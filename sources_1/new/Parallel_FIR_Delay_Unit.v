==> flow/design.v <==
`timescale 1ns / 1ps
module Parallel_FIR_Delay_Unit#(
parameter delay1=4, filter_length=16
)(
input clk,
output dsp58_delay,filter_delay,
output reg[5:0] starting_delay
    );
    integer count,temp;
    wire temp1;
    initial begin 
    count<=1;
    starting_delay<=0;
    temp<=0;
    end
    assign dsp58_delay=((temp>=delay1)&&(temp<(delay1+1)))?(1'b1):(1'b0);
    assign filter_delay=(count !=0)?((count > (filter_length))?(1'b1):(1'b0)):(0);
    always @(posedge clk) begin 
    if(~filter_delay)begin 
    temp<=0;
    end
    else 
    temp<=temp+1;
    end
    always @(posedge clk)begin
   if((starting_delay>=1)) begin
    count<=count+1;
    end
    if(starting_delay <7)
    starting_delay<=starting_delay + 1;
    end
endmodule
Tool chain data of Parallel_FIR_Delay_Unit. Tool output for the design above, in the order of the flow. Lines are those of the file above, counted from 1. Library cell names are shortened. A cell with n/a has no value.

Top: Parallel_FIR_Delay_Unit. Clock input: clk. Standard-cell library: sky130hd. Timing corner: tt_025C_1v80.

After elaboration. Counts by Yosys on the flattened word-level netlist (proc, flatten, opt, wreduce; memories kept). Register bits leave out memories and registers merged into their read ports (data or address); mux counts leave out enables and synchronous resets folded into registers. Print and check cells are left out. Cells with the same type and inputs are merged into one.

The figure for $add $sub $neg is 3. The entry for magnitude comparators reads 5. Under muxes and demuxes stands 3. The entry for reduce/logical cells reads 2.

Operators by type and width (count): 32-bit by 2-bit adder with 32-bit output with constant B (2); 32-bit by 4-bit greater-or-equal comparator with 1-bit output with constant B (1); 32-bit by 4-bit less-than comparator with 1-bit output with constant B (1); 32-bit by 6-bit greater-than comparator with 1-bit output with constant B (1); 32-bit nonzero test (1); 6-bit by 1-bit adder with 6-bit output with constant B (1); 6-bit by 1-bit greater-or-equal comparator with 1-bit output with constant B (1); 6-bit by 3-bit less-than comparator with 1-bit output with constant B (1); 1-bit two-way mux (3); 1-bit logical AND (1).

The entry for register bits after elaboration reads 70. The figure for bits of input ports is 1. Output and inout port bits: 8. The entry for elaborated cells reads 16.

Depth. Depth = most cells in a row (Yosys ltp): at word level without a register or memory, in the mapped netlist without a sequential cell, where the memories' decode and read muxes count.

The entry for depth in word-level cells reads 3. The figure for ABC_AREA is 0. The entry for mapped depth reads 6. The entry for gate-level depth less buffers reads 6.

Synthesis result. The flow's flattened synthesis, as Yosys stat reports it; memories are mapped. The netlist is that of the ABC_AREA named above (0 if unset); the other value can give another one.

Cells by type: edfxtp_1 (count 38, total area 1.14E+03 um2); dfxtp_1 (count 32, total area 640.614 um2); xnor2_1 (count 28, total area 245.235 um2); xor2_1 (count 21, total area 183.926 um2); nand3_1 (count 31, total area 155.149 um2); nand4_1 (count 22, total area 137.632 um2); nor4_1 (count 18, total area 112.608 um2); nor2_1 (count 26, total area 97.594 um2); ha_1 (count 7, total area 87.584 um2); a21oi_1 (count 15, total area 75.072 um2); nor4_2 (count 6, total area 75.072 um2); o31ai_1 (count 9, total area 67.565 um2); nand2_1 (count 17, total area 63.811 um2); and4_1 (count 7, total area 61.309 um2); or4_1 (count 8, total area 60.058 um2); inv_1 (count 14, total area 52.55 um2); buf_2 (count 10, total area 50.048 um2); or3_1 (count 8, total area 50.048 um2).

Other cell types: 16; their cells: 38.

The entry for cells in the netlist reads 355. For cell area after synthesis the number is 0.0036047 mm2. The figure for sequential area is 0.0017817 mm2. Under flip-flops stands 70. The figure for buffers is 15.

Worst setup path after synthesis. Path of least setup slack by OpenSTA after synthesis, without wires, with an ideal clock, recovery checks aside; 20% of the period is set as input and as output delay. Where synthesis merged equal registers, the netlist keeps one of their names.

Path type: register -> register. From: register starting_delay[0]. To: register count[0]. The entry for clock period reads 2020 ps. The entry for library setup time reads 561 ps. Under time at the first pin stands 0 ps. The figure for arrival time is 1518 ps. The entry for required time reads 1459 ps. The figure for path slack is -59 ps. Delay of the path: 2079 ps. Under driving pins on the path stands 4. Under path buffers stands 0. For synthesis period reached the number is 2079 ps.

"delay of the path" is the arrival time less input delay plus setup time. "driving pins on the path" counts driving pins, that of a launching flip-flop among them; a cell with two outputs on the path counts twice. "synthesis period reached" is the clock period less the worst setup slack; recovery checks do not enter. This is arithmetic on one report: input and output delays are still those of the set period (20% each). Between the ends stands the longest chain of elaborated cells between them, by number of cells; it is not shown to be the way that was timed. Of several equally long chains one is given. Each line given opens the expression or statement behind the cell; cells for indexed reads and writes are added by Yosys, which also makes memories of some case tables.

Cell sequence: edfxtp_1 > ha_1 > nor2_1 > nand3_1. Under length of the longest elaborated chain stands 1. For elaborated cells between the ends (all ways) the number is 1. The entry for source lines of those cells reads 1. Those cells by class: compare: 1.

Ends and longest elaborated chain, post-synthesis: start: declaration (RTL line 7) `output reg[5:0] starting_delay`; start: assignment (RTL line 30) `starting_delay<=starting_delay + 1;`; 6-bit by 1-bit greater-or-equal comparator with 1-bit output (RTL line 26) `if((starting_delay>=1)) begin`; end: assignment (RTL line 27) `count<=count+1;`; end: declaration (RTL line 9) `integer count,temp;`.

Worst path after layout. From the final timing report of flow run A: the path of least setup slack in the routed layout; clock arrival at registers is part of the times. The path's times are printed in steps of 10 ps; the period is the one set.

Path type: register -> output. From: register count[22]. To: output port filter_delay. The entry for clock period reads 1380 ps. Under external output delay stands 280 ps. Under time at the first pin stands 330 ps. The figure for arrival time is 1770 ps. The entry for required time reads 1100 ps. The figure for path slack is -670 ps. Under driving pins on the path stands 6. Under path buffers stands 1.

Between the ends stands the longest chain of elaborated cells between them, by number of cells; it is not shown to be the way that was timed. Of several equally long chains one is given.

Cell sequence: edfxtp_1 > nor4_2 > nand4_1 > o31ai_4 > inv_4 > buf_6. Under length of the longest elaborated chain stands 3. For elaborated cells between the ends (all ways) the number is 4. The entry for source lines of those cells reads 1. Those cells by class: compare: 1; mux: 2; reduce/logical: 1.

Ends and longest elaborated chain, post-layout: start: declaration (RTL line 9) `integer count,temp;`; start: assignment (RTL line 27) `count<=count+1;`; 32-bit by 6-bit greater-than comparator with 1-bit output (RTL line 17) `assign filter_delay=(count !=0)?((count > (filter_length))?(1'b1):(1'b0)):(0);`; 1-bit two-way mux (2 in a row) (RTL line 17); end: declaration (RTL line 6) `output dsp58_delay,filter_delay,`.

Lab notebook: Parallel_FIR_Delay_Unit

Record of 2 stored runs of the RTL-to-layout flow on Parallel_FIR_Delay_Unit, platform sky130hd. The runs are unordered. Constraints: input delay and output delay 20% of the set period each, output load 0.01 pF. By "time used up by the worst setup path" is meant the share of the clock period that the worst setup path is allowed (20% is reserved at inputs, 20% at outputs), minus its slack. Clock arrival times at its registers enter into it. "time used up by the worst setup path" is given in steps of 10 ps.

Flow run A has these settings: period_ns 1.38; CORE_UTILIZATION 29; PLACE_DENSITY_LB_ADDON 0.18; CORE_ASPECT_RATIO 0.9; CELL_PAD_IN_SITES_GLOBAL_PLACEMENT 0; CELL_PAD_IN_SITES_DETAIL_PLACEMENT 0; CAP_MARGIN 20; CORE_MARGIN 2; SLEW_MARGIN 20. For the netlist area reported by Yosys the run shows 0.0036047 mm2. The measured area of the die is 0.0133393 mm2. The standard-cell area after routing stands at 0.0059082 mm2. The worst slack on setup checks comes to -667 ps. The setup total negative slack stands at -25177 ps. The time used up by the worst setup path is 1770 ps. Kind of the worst setup path: register -> output.

Flow run B has these settings: period_ns 4.05; CORE_UTILIZATION 26; SETUP_SLACK_MARGIN 0.84; PLACE_DENSITY_LB_ADDON 0.28; CELL_PAD_IN_SITES_GLOBAL_PLACEMENT 3; TNS_END_PERCENT 20; ABC_AREA 1; GPL_ROUTABILITY_DRIVEN 1; CTS_CLUSTER_SIZE 66; CAP_MARGIN 10; MIN_ROUTING_LAYER met1; CORE_MARGIN 2; SLEW_MARGIN 20. For the netlist area reported by Yosys the run shows 0.0042466 mm2. The measured area of the die is 0.0173712 mm2. The standard-cell area after routing stands at 0.0048834 mm2. The worst slack on setup checks comes to 1214 ps. The setup total negative slack stands at 0 ps. The time used up by the worst setup path is 2030 ps. Kind of the worst setup path: register -> output.
