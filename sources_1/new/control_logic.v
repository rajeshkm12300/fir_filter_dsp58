==> flow/design.v <==
`timescale 1ns / 1ps
module control_logic #(parameter FILTER_ORDER = 4, MEMORY_DEPTH = 4, ADDRESS_WIDTH = 2, TOTAL_DELAY = 8, FPOPMODE_DELAY = 4)
	(clk_i,ce_i,rst_i,en_x_o,en_h_o,we_x_o,addr_x_o,addr_h_o,fpopmode_bit_o,dv_o);
localparam IDLE = 1'b0;
localparam COUNT = 1'b1;
localparam ENABLE_COUNTER_WIDTH = $clog2(MEMORY_DEPTH/2);
input clk_i,ce_i,rst_i;
output en_x_o,en_h_o;
output we_x_o;
output [ADDRESS_WIDTH-1:0] addr_x_o,addr_h_o;
output fpopmode_bit_o;
output dv_o;
reg [ADDRESS_WIDTH-1:0] addr_x = (MEMORY_DEPTH/2);
reg [ADDRESS_WIDTH-1:0] addr_h = 0;
reg [FPOPMODE_DELAY-1:0] fpopmode_bit = 0;
reg [TOTAL_DELAY-1:0] dv = 0;
reg state = IDLE;
reg enable = 1'b0;
reg ce = 1'b0;
always @ (posedge clk_i) begin
	if(rst_i) begin
		state <= IDLE;
		addr_h <= 0;
		addr_x <= (MEMORY_DEPTH/2);
		enable <= 1'b0;
	end else begin
		case(state)
			IDLE: begin
							if(ce_i) begin 
								state <= COUNT;
								enable <= 1'b1;
							end else begin
								state <= IDLE;
								enable <= 1'b0;
							end
							addr_h <= 0;
						end
			COUNT: 	begin
								if(addr_h==(MEMORY_DEPTH/2)-2) begin
									state <= IDLE;
								end else begin
									state <= COUNT;
								end
								if(addr_x==MEMORY_DEPTH-1) begin
										addr_x <= (MEMORY_DEPTH/2);
								end else begin
										addr_x <= addr_x + 1'b1;
									end
								addr_h <= addr_h + 1'b1;
							end
		endcase
	end
end
always @(posedge clk_i) begin  
	if(rst_i) begin
		ce <= 1'b0;
	end else begin
		ce <= ce_i;
	end
end
assign addr_x_o = addr_x;
assign addr_h_o = addr_h;
assign we_x_o = ce;
assign en_x_o = enable;
assign en_h_o = enable;
always @(posedge clk_i) begin 
	if(rst_i) begin
		fpopmode_bit <= 0;
	end else begin
		fpopmode_bit <= {fpopmode_bit[FPOPMODE_DELAY-2:0],~ce_i};
	end
end
assign fpopmode_bit_o = fpopmode_bit[FPOPMODE_DELAY-1];
always @(posedge clk_i) begin 
		dv <= {dv[TOTAL_DELAY-1:0],ce_i};
end
assign dv_o = dv[TOTAL_DELAY-1];
endmodule
Step by step through the tools: control_logic
What the tools print for control_logic, step after step. Lines are those of the file above, counted from 1. Operators carry their Yosys type and port widths (W data, S select, Z words). Library cell names are shortened. The mark -- stands for no value.

Top module: control_logic. Clock: clk_i. Cell library: sky130hd. Timing corner: tt_025C_1v80.

Elaborated design
Source: Yosys, flattened and elaborated, memories not mapped. Widths are those after wreduce; folded enables and synchronous resets count as part of the registers. Registers that Yosys merges into a memory's read port (data or address) are not register bits. Print and check cells do not count. Equal cells are merged and count once.

Latch bits: 0. Under clocked read ports x word width stands 0. The entry for memories kept reads 0. For output and inout bits the number is 9. The entry for memory bits (writable) reads 0. For bits in read-only memories the number is 0. The figure for input port bits is 3. The figure for register bits after elaboration is 19.

The entry for div/mod/pow operators reads 0. Under bitwise logic cells stands 2. Under $mul stands 0. Magnitude comparators: 0. Under multiplexer cells stands 5. Shift-type cells: 0. For reductions and logical operators the number is 1. Equal/unequal tests: 1. The entry for $add $sub $neg reads 2.

Operators by type and width (number): $add A2 B1 Y2 const B (2); $pmux W2 S2 (1); $not A1 Y1 (2); $eq A2 B2 Y1 const B (1); $logic_not A2 Y1 (1); $pmux W1 S2 (1); $mux W2 (1); $mux W1 (2).

Depth
Longest topological path by Yosys (ltp), each cell counted once; first at word level (registers and memories cut), then after technology mapping (sequential cells cut; the memories' decode and read muxes count).

For word-level depth the number is 3. The entry for ABC_AREA reads 1. The entry for mapped depth reads 5.

Netlist
The flow's flattened synthesis, as Yosys stat reports it; memories are mapped. The netlist is that of the ABC_AREA named above (0 if unset); the other value can give another one.

Cells by type: dfxtp_1 (number 19, total area 380.365 µm²); inv_1 (number 9, total area 33.782 µm²); nor2_1 (number 9, total area 33.782 µm²); nand2_1 (number 5, total area 18.768 µm²); ha_1 (number 1, total area 12.512 µm²); nand3_1 (number 2, total area 10.01 µm²); nand3_2 (number 1, total area 10.01 µm²); buf_4 (number 1, total area 7.507 µm²); nand3b_1 (number 1, total area 7.507 µm²); inv_2 (number 1, total area 3.754 µm²).

Flip-flop cells: 19. For buffers the number is 1. The figure for mapped area is 518.0 µm². Standard cells after synthesis: 49.

Path before layout
Source: OpenSTA report_checks on the synthesized netlist (no wires, ideal clock, input and output delay 20% of the period each), path of least setup slack; recovery checks are left aside. Register names are those of the netlist, which keeps one name where synthesis merged equal registers.

Path kind: reg-to-reg. Start point: register addr_h[0]. End point: register addr_h[1]. The figure for clock period is 1.09 ns. Arrival: 0.776 ns. For stages the number is 5. Path delay: 0.887 ns. The figure for data required time is 0.979 ns. The entry for path slack reads 0.203 ns. The figure for synthesis period reached is 0.887 ns.

"path delay" is the arrival time less input delay plus setup time. "stages": output pins that drive a net of the path, with the launching flip-flop's if there is one; two outputs of one cell count as two. "synthesis period reached" is the clock period less the worst setup slack; recovery checks do not enter. This is arithmetic on one report: input and output delays are still those of the set period (20% each). The rows between start and end are the longest chain of elaborated cells between them; the timing report does not say that the signal goes this way. Where chains are equally long, one stands for them. A line is the first line of the expression or statement that the cell stems from. Yosys adds cells for indexed reads and writes and turns some case tables into memories. A register here has more assigning lines than the two given.

Cell sequence: dfxtp_1 inv_1 ha_1 inv_1 nor2_1. The figure for cells in the longest elaborated chain is 2. The entry for elaborated cells on any way between the ends reads 2. For RTL lines with such cells the number is 2.

RTL lines, path post-synthesis: start: declaration (RTL line 14) `reg [ADDRESS_WIDTH-1:0] addr_h = 0;`; start: assignment (RTL line 23) `addr_h <= 0;`; start: assignment (RTL line 49) `addr_h <= addr_h + 1'b1;`; $add A2 B1 Y2 (RTL line 49); $pmux W2 S2 (RTL line 27) `case(state)`; end: assignment (RTL line 23); end: assignment (RTL line 49); end: declaration (RTL line 14).

Path in the finished layout
From the final timing report of run 2: the path of least setup slack in the routed layout; clock arrival at registers is part of the times.

Path kind: reg-to-output. Start point: register addr_x[0]. End point: output port addr_x_o[0]. The entry for path slack reads 0.15 ns. For stages the number is 2. The figure for data required time is 1.07 ns. Arrival: 0.93 ns. The figure for clock period is 1.34 ns.

A register here has more assigning lines than the two given.

Cell sequence: dfxtp_1 dlygate4sd2_1. The figure for cells in the longest elaborated chain is 0. The entry for elaborated cells on any way between the ends reads 0. For RTL lines with such cells the number is 0.

RTL lines, path after layout: start: declaration (RTL line 13) `reg [ADDRESS_WIDTH-1:0] addr_x = (MEMORY_DEPTH/2);`; start: assignment (RTL line 24) `addr_x <= (MEMORY_DEPTH/2);`; start: assignment (RTL line 45) `addr_x <= (MEMORY_DEPTH/2);`; end: declaration (RTL line 10) `output [ADDRESS_WIDTH-1:0] addr_x_o,addr_h_o;`.

Appendix: measured runs

Settings and measured results of 2 stored flow runs for module control_logic (sky130hd), not sorted in any way. The constraints put input and output delay at 20% of the set period each and load the outputs with 0.01 pF. "period reached" means the clock period less the worst setup slack. The figure is calculated, with input and output delays left at 20% of the set period. "allowed time less slack (worst setup path)" means the part of the period allowed to the worst setup path (the constraints hold back 20% at inputs and 20% at outputs) less its slack; where the path has registers, the arrival times of their clocks count too. "power consumption": no workload was simulated; the value follows from the tool's default switching activity.

Files of run 1:
==> flow/run.sh <==
#!/bin/bash
# the make line also repeats the synthesis and layout settings of config.mk as NAME=value (left out here)
make -C /OpenROAD-flow-scripts/flow DESIGN_CONFIG=/design/flow/config.mk WORK_HOME=/design/flow/orfs CLKGATE_MAP_FILE= finish
==> flow/config.mk <==
export PLATFORM = sky130hd
export DESIGN_NAME = control_logic
export DESIGN_NICKNAME = control_logic
export VERILOG_FILES = /design/flow/design.v
export SDC_FILE = /design/flow/constraint.sdc
export NUM_CORES = 4
export LEC_CHECK = 0
export CAP_MARGIN = 20
export CELL_PAD_IN_SITES_DETAIL_PLACEMENT = 0
export CORE_ASPECT_RATIO = 1.57
export CORE_MARGIN = 2
export CORE_UTILIZATION = 47
export CTS_CLUSTER_DIAMETER = 63
export CTS_CLUSTER_SIZE = 29
export MAX_ROUTING_LAYER = met4
export PLACE_DENSITY_LB_ADDON = 0.16
export SLEW_MARGIN = 20
==> flow/constraint.sdc <==
create_clock -name core_clock -period 0.926 [get_ports {clk_i}]
set_input_delay 0.1852 -clock core_clock [delete_from_list [all_inputs] [get_ports {clk_i}]]
set_output_delay 0.1852 -clock core_clock [all_outputs]
set_load 0.01 [all_outputs]

Outcome of run 1: not finished: floorplanning ended with error PDN-0185.

Files of run 2:
==> flow/run.sh <==
#!/bin/bash
# the make line also repeats the synthesis and layout settings of config.mk as NAME=value (left out here)
make -C /OpenROAD-flow-scripts/flow DESIGN_CONFIG=/design/flow/config.mk WORK_HOME=/design/flow/orfs CLKGATE_MAP_FILE= finish
==> flow/config.mk <==
export PLATFORM = sky130hd
export DESIGN_NAME = control_logic
export DESIGN_NICKNAME = control_logic
export VERILOG_FILES = /design/flow/design.v
export SDC_FILE = /design/flow/constraint.sdc
export NUM_CORES = 4
export LEC_CHECK = 0
export ABC_AREA = 1
export CAP_MARGIN = 15
export CORE_MARGIN = 2
export CORE_UTILIZATION = 21
export CTS_CLUSTER_DIAMETER = 165
export GPL_ROUTABILITY_DRIVEN = 0
export GPL_TIMING_DRIVEN = 1
export MAX_ROUTING_LAYER = met5
export MIN_ROUTING_LAYER = met1
export SETUP_SLACK_MARGIN = 0.05
export SLEW_MARGIN = 25
==> flow/constraint.sdc <==
create_clock -name core_clock -period 1.34 [get_ports {clk_i}]
set_input_delay 0.2680 -clock core_clock [delete_from_list [all_inputs] [get_ports {clk_i}]]
set_output_delay 0.2680 -clock core_clock [all_outputs]
set_load 0.01 [all_outputs]

Results of run 2. The area of the synthesized netlist is 518.0 µm². The area inside the die boundary is 2879.9 µm². For the area of the standard cells in the finished layout the run shows 679.4 µm². The post-layout utilization reads 0.299. The setup slack of the worst path comes to 0.146 ns. For the post-route setup TNS the run shows 0.000 ns. The lowest hold slack stands at 0.337 ns. The measured power consumption is 931.7 µW. For the period reached the run shows 1.194 ns. The allowed time less slack (worst setup path) reads 0.93 ns. Critical path kind: reg-to-output.
