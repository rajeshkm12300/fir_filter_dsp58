==> flow/design.v <==
`timescale 1ns / 1ps
module cnt_testing#(
parameter H_ADDR_WIDTH=4,
parameter X_ADDR_WIDTH=6,
parameter H_MEMO_DEPTH=1<<H_ADDR_WIDTH,
parameter X_MEMO_DEPTH=1<<X_ADDR_WIDTH,
parameter FILTER_LENGTH=1<<H_ADDR_WIDTH,
parameter FILTER_ORDER=FILTER_LENGTH-1,
parameter FPOPMODE_DELAY=4,
parameter COEFF_DELAY=H_MEMO_DEPTH
)(
input clk,rst_n,
output reg R_en,
output reg [H_ADDR_WIDTH-1:0] h_addr,
output reg [X_ADDR_WIDTH-1:0] x_addr,
output filter_delay,dsp58_delay,
output reg[31:0] N
    );
    reg state=0;  
    wire [5:0]starting_delay;
    initial begin 
    N=1;
    R_en=1;
    h_addr<=0;
    x_addr<=H_MEMO_DEPTH-1;
    end
    always @(posedge clk)begin
     N=(filter_delay)?(N+1):(N);
    end
    delay_testing #(
    .delay1(FPOPMODE_DELAY),
    .filter_length(FILTER_LENGTH)
    )delay(
    .clk(clk),
    .dsp58_delay(dsp58_delay),
    .filter_delay(filter_delay),
    .starting_delay(starting_delay)
    );
 always @(posedge clk) begin 
        if(rst_n)begin 
             state<=0;
             h_addr<=0;
             x_addr<=H_MEMO_DEPTH-1;
                end  
           else if(starting_delay >= 1)begin 
          if(N<=((X_MEMO_DEPTH-H_MEMO_DEPTH)+2)) begin
                    if(filter_delay)begin
                    h_addr<=0;
                    x_addr<=(H_MEMO_DEPTH + N)-2;
                    end 
                    else begin 
                            h_addr<=h_addr+1;
                            x_addr<=(x_addr-1);
                            end 
                    end
           end
    end
endmodule
`timescale 1ns / 1ps
module delay_testing#(
parameter delay1=4, filter_length=16
)(
input clk,
output dsp58_delay,filter_delay,
output reg[5:0] starting_delay
    );
    integer count,temp;
    wire temp1;
    initial begin 
    count<=1;
    starting_delay<=0;
    temp<=5;
    end
    assign dsp58_delay=(temp==delay1)?(1'b1):(1'b0);
    assign temp1=(count !=0)?((count % (filter_length))?(1'b0):(1'b1)):(0);
    assign filter_delay=(temp==1)?(1'b1):(1'b0);
    always @(posedge clk) begin 
    if(temp1)begin 
    temp<=0;
    end
    else 
    temp<=temp+1;
    end
    always @(posedge clk)begin
   if(temp1)begin
   count<=0;
   end
   if((starting_delay>=1)&& ~temp1) begin
    count<=count+1;
    end
    if(starting_delay <7)
    starting_delay<=starting_delay + 1;
    end
endmodule
---- From RTL to reports: cnt_testing ----
The steps from the RTL of cnt_testing to its reports follow in flow order.
Line numbers count from 1 in the design file above.
Cell names lack the library's common part.
Not given: n/a
inputs
  top ..................................... cnt_testing
  clock input ............................. clk
  standard-cell library ................... sky130hd
  timing corner ........................... tt_025C_1v80

---- Word-level counts ----
Counts by Yosys on the flattened word-level netlist (proc, flatten, opt, wreduce; memories kept). Register bits leave out memories and registers merged into their read ports (data or address). Print and check cells are left out. Cells with the same type and inputs are merged into one.
word-level totals
  flip-flop bits (word level) ............. 112
  input bits .............................. 2
  word-level cells ........................ 35
cells by class
  add/subtract/negate cells ............... 8
  order comparisons ....................... 3
  equal/unequal tests ..................... 2
  multiplexer cells ....................... 8
  bitwise gates (word level) .............. 2
  reduce/logical cells .................... 6
operators with widths
  operator                                                     count
  adder 32 x 2 -> 32 bit (second input constant)               2
  nonzero test 32 bit                                          2
  two-way mux 32 bit                                           2
  adder 32 x 1 -> 32 bit (second input constant)               1
  equality test 32 x 2 -> 1 bit (second input constant)        1
  equality test 32 x 4 -> 1 bit (second input constant)        1
  <= comparator 32 x 6 -> 1 bit (second input constant)        1
  adder 5 x 6 -> 6 bit (first input constant)                  1
  adder 6 x 1 -> 6 bit (second input constant)                 1
  subtractor 6 x 1 -> 6 bit (second input constant)            1
  >= comparator 6 x 1 -> 1 bit (second input constant)         1
  subtractor 6 x 2 -> 6 bit (second input constant)            1
  less-than comparator 6 x 3 -> 1 bit (second input constant)  1
  two-way mux 6 bit                                            1
  adder 4 x 1 -> 4 bit (second input constant)                 1
  OR reduction 4 bit                                           1
  two-way mux 4 bit                                            1
  two-way mux 1 bit                                            4
  AND reduction 2 bit                                          1
  nonzero test 2 bit                                           1
  bitwise AND 1 bit                                            1
  logical AND 1 bit                                            1
  NOT 1 bit                                                    1

---- Logic depth ----
Longest topological path by Yosys (ltp), each cell counted once; first at word level (registers and memories cut), then after technology mapping (sequential cells cut; the memories' decode and read muxes count).
depth
  word-level depth ........................ 8
  ABC_AREA ................................ 0
  gate-level depth with buffers ........... 8
  depth with buffers taken out ............ 7

---- Mapped cells and area ----
Source: synth_stat.txt of the flow (Yosys; design flattened, memories mapped). It holds for the ABC_AREA given above (unset counts as 0); a run with the other value may have another netlist.
cell types
  cell      count  area in all (um^2)
  edfxtp_1  70     2.1E+03
  dfxtp_1   42     840.806
  xnor2_1   51     446.678
  xor2_1    45     394.128
  nor2_1    86     322.81
  nand3_1   37     185.178
  nand4_1   29     181.424
  ha_1      14     175.168
  nand2_1   41     153.898
  nor4_1    20     125.12
  nor4_2    9      112.608
  and4_1    12     105.101
  inv_1     23     86.333
  nor4_4    4      85.082
  and3_1    13     81.328
  nor3_1    16     80.077
  a21oi_1   9      45.043
  or3_1     7      43.792
Other cell types: 32; their cells: 64.
mapped netlist
  standard cells after synthesis .......... 592
  cell area after synthesis ............... 0.0060345 mm^2
  flip-flop cells ......................... 112
  buffers ................................. 24
The figures by module come from a second, unflattened synthesis with its own total; it is not the netlist above.
unflattened totals
  cells (unflattened synthesis) ........... 587
  area total of the unflattened synthesis .. 0.0061584 mm^2
Each row is one instance without its submodules.
modules
  module         times used  cells  area (mm^2)  seq. area (mm^2)
  delay_testing  1           367    0.0038487    0.0017817
  cnt_testing    1           220    0.0023097    0.0011611

---- Path before layout ----
Path of least setup slack by OpenSTA after synthesis, without wires, with an ideal clock, recovery checks aside; 20% of the period is set as input and as output delay. Where synthesis merged equal registers, the netlist keeps one of their names.
timing path post-synthesis
  kind .................................... register to output
  from .................................... register delay.temp[15]
  to ...................................... output filter_delay
  clock period ............................ 3.28 ns
  output delay ............................ 0.656 ns
  time at the first pin ................... 0.000 ns
  data arrival time ....................... 2.329 ns
  required time ........................... 2.624 ns
  setup slack ............................. 0.295 ns
  path delay .............................. 2.329 ns
  stages .................................. 5
  path buffers ............................ 1
  synthesis period reached ................ 2.985 ns
"path delay" is the arrival time less input delay plus setup time.
A path that ends at an output port has no setup time.
"stages": output pins that drive a net of the path, with the launching flip-flop's if there is one; two outputs of one cell count as two.
"synthesis period reached" is the clock period less the worst setup slack; recovery checks do not enter. This is arithmetic on one report: input and output delays are still those of the set period (20% each).
Between the ends stands the longest chain of elaborated cells between them, by number of cells; it is not shown to be the way that was timed. Of several equally long chains one is given.
A line is the first line of the expression or statement that the cell stems from. Yosys adds cells for indexed reads and writes and turns some case tables into memories.
on the way, post-synthesis
  path through ............................ dfxtp_1 buf_6 nor4_2 nand2_1 nor4_4
  cells in the longest elaborated chain ... 2
RTL lines, path post-synthesis
  element                        line  source
  start, declared                67    integer count,temp;
  start, assigned                79    temp<=0;
  start, assigned                82    temp<=temp+1;
  equality test 32 x 2 -> 1 bit  76    assign filter_delay=(temp==1)?(1'b1):(1'b0);
  two-way mux 1 bit              76
  end, declared                  16    output filter_delay,dsp58_delay,

---- Timing after layout ----
From the final timing report of record 1: the path of least setup slack in the routed layout; clock arrival at registers is part of the times.
timing path after layout
  kind .................................... register to output
  from .................................... register delay.temp[5]
  to ...................................... output filter_delay
  clock period ............................ 5.25 ns
  output delay ............................ 1.05 ns
  time at the first pin ................... 0.36 ns
  data arrival time ....................... 2.45 ns
  required time ........................... 4.20 ns
  setup slack ............................. 1.75 ns
  stages .................................. 5
  path buffers ............................ 1
Between the ends stands the longest chain of elaborated cells between them, by number of cells; it is not shown to be the way that was timed. Of several equally long chains one is given.
on the way, after layout
  path through ............................ dfxtp_1 nor3_1 nand4_1 nor4_4 clkdlybuf4s50_1
  cells in the longest elaborated chain ... 2
RTL lines, path after layout
  element                        line  source
  start, declared                67    integer count,temp;
  start, assigned                79    temp<=0;
  start, assigned                82    temp<=temp+1;
  equality test 32 x 2 -> 1 bit  76    assign filter_delay=(temp==1)?(1'b1):(1'b0);
  two-way mux 1 bit              76
  end, declared                  16    output filter_delay,dsp58_delay,

## Implementation results

Record of 2 stored runs of the RTL-to-layout flow on cnt_testing, platform sky130hd. The runs are unordered. Constraints: input delay and output delay 20% of the set period each, output load 0.01 pF.
"reached clock period" means the clock period less the worst setup slack. The figure is calculated, with input and output delays left at 20% of the set period.
"worst path time" = time allowed to the worst setup path (clock period - input delay - output delay, where it has them) - its slack; a late launch clock adds to it, a late capture clock takes from it.
"overall power" is the tool's figure for a default switching activity; nothing was simulated.

======== record 1 ========
==> flow/run.sh <==
#!/bin/bash
# the make line also repeats the synthesis and layout settings of config.mk as NAME=value (left out here)
make -C /OpenROAD-flow-scripts/flow DESIGN_CONFIG=/design/flow/config.mk WORK_HOME=/design/flow/orfs CLKGATE_MAP_FILE= finish
==> flow/config.mk <==
export PLATFORM = sky130hd
export DESIGN_NAME = cnt_testing
export DESIGN_NICKNAME = cnt_testing
export VERILOG_FILES = /design/flow/design.v
export SDC_FILE = /design/flow/constraint.sdc
export NUM_CORES = 4
export LEC_CHECK = 0
export CAP_MARGIN = 5
export CELL_PAD_IN_SITES_GLOBAL_PLACEMENT = 1
export CORE_ASPECT_RATIO = 1.63
export CORE_MARGIN = 2
export CORE_UTILIZATION = 17
export CTS_CLUSTER_SIZE = 53
export MAX_ROUTING_LAYER = met5
export MIN_ROUTING_LAYER = met2
export PLACE_DENSITY_LB_ADDON = 0.17
export SLEW_MARGIN = 20
==> flow/constraint.sdc <==
create_clock -name core_clock -period 5.25 [get_ports {clk}]
set_input_delay 1.0500 -clock core_clock [delete_from_list [all_inputs] [get_ports {clk}]]
set_output_delay 1.0500 -clock core_clock [all_outputs]
set_load 0.01 [all_outputs]

-------- measured, record 1 --------
  post-synthesis cell area ................ 0.0060345 mm^2
  worst path time ......................... 2.45 ns
  critical path kind ...................... register to output
  post-layout utilization ................. 20.6 %
  overall power ........................... 1.678 mW
  lowest setup slack ...................... 1.747 ns
  post-route setup TNS .................... 0.000 ns
  final worst hold slack .................. 0.508 ns
  reached clock period .................... 3.503 ns
  die footprint ........................... 0.0370649 mm^2
  standard-cell area after routing ........ 0.0072444 mm^2

======== record 2 ========
==> flow/run.sh <==
#!/bin/bash
# the make line also repeats the synthesis and layout settings of config.mk as NAME=value (left out here)
make -C /OpenROAD-flow-scripts/flow DESIGN_CONFIG=/design/flow/config.mk WORK_HOME=/design/flow/orfs CLKGATE_MAP_FILE= finish
==> flow/config.mk <==
export PLATFORM = sky130hd
export DESIGN_NAME = cnt_testing
export DESIGN_NICKNAME = cnt_testing
export VERILOG_FILES = /design/flow/design.v
export SDC_FILE = /design/flow/constraint.sdc
export NUM_CORES = 4
export LEC_CHECK = 0
export CAP_MARGIN = 20
export CORE_MARGIN = 2
export CORE_UTILIZATION = 40
export SETUP_SLACK_MARGIN = 0.68
export SLEW_MARGIN = 20
==> flow/constraint.sdc <==
create_clock -name core_clock -period 3.02 [get_ports {clk}]
set_input_delay 0.6040 -clock core_clock [delete_from_list [all_inputs] [get_ports {clk}]]
set_output_delay 0.6040 -clock core_clock [all_outputs]
set_load 0.01 [all_outputs]

-------- measured, record 2 --------
  post-synthesis cell area ................ 0.0060345 mm^2
  worst path time ......................... 2.63 ns
  critical path kind ...................... register to register
  post-layout utilization ................. 50.1 %
  overall power ........................... 3.010 mW
  lowest setup slack ...................... 0.394 ns
  post-route setup TNS .................... 0.000 ns
  final worst hold slack .................. 0.492 ns
  reached clock period .................... 2.626 ns
  die footprint ........................... 0.0160846 mm^2
  standard-cell area after routing ........ 0.0073408 mm^2
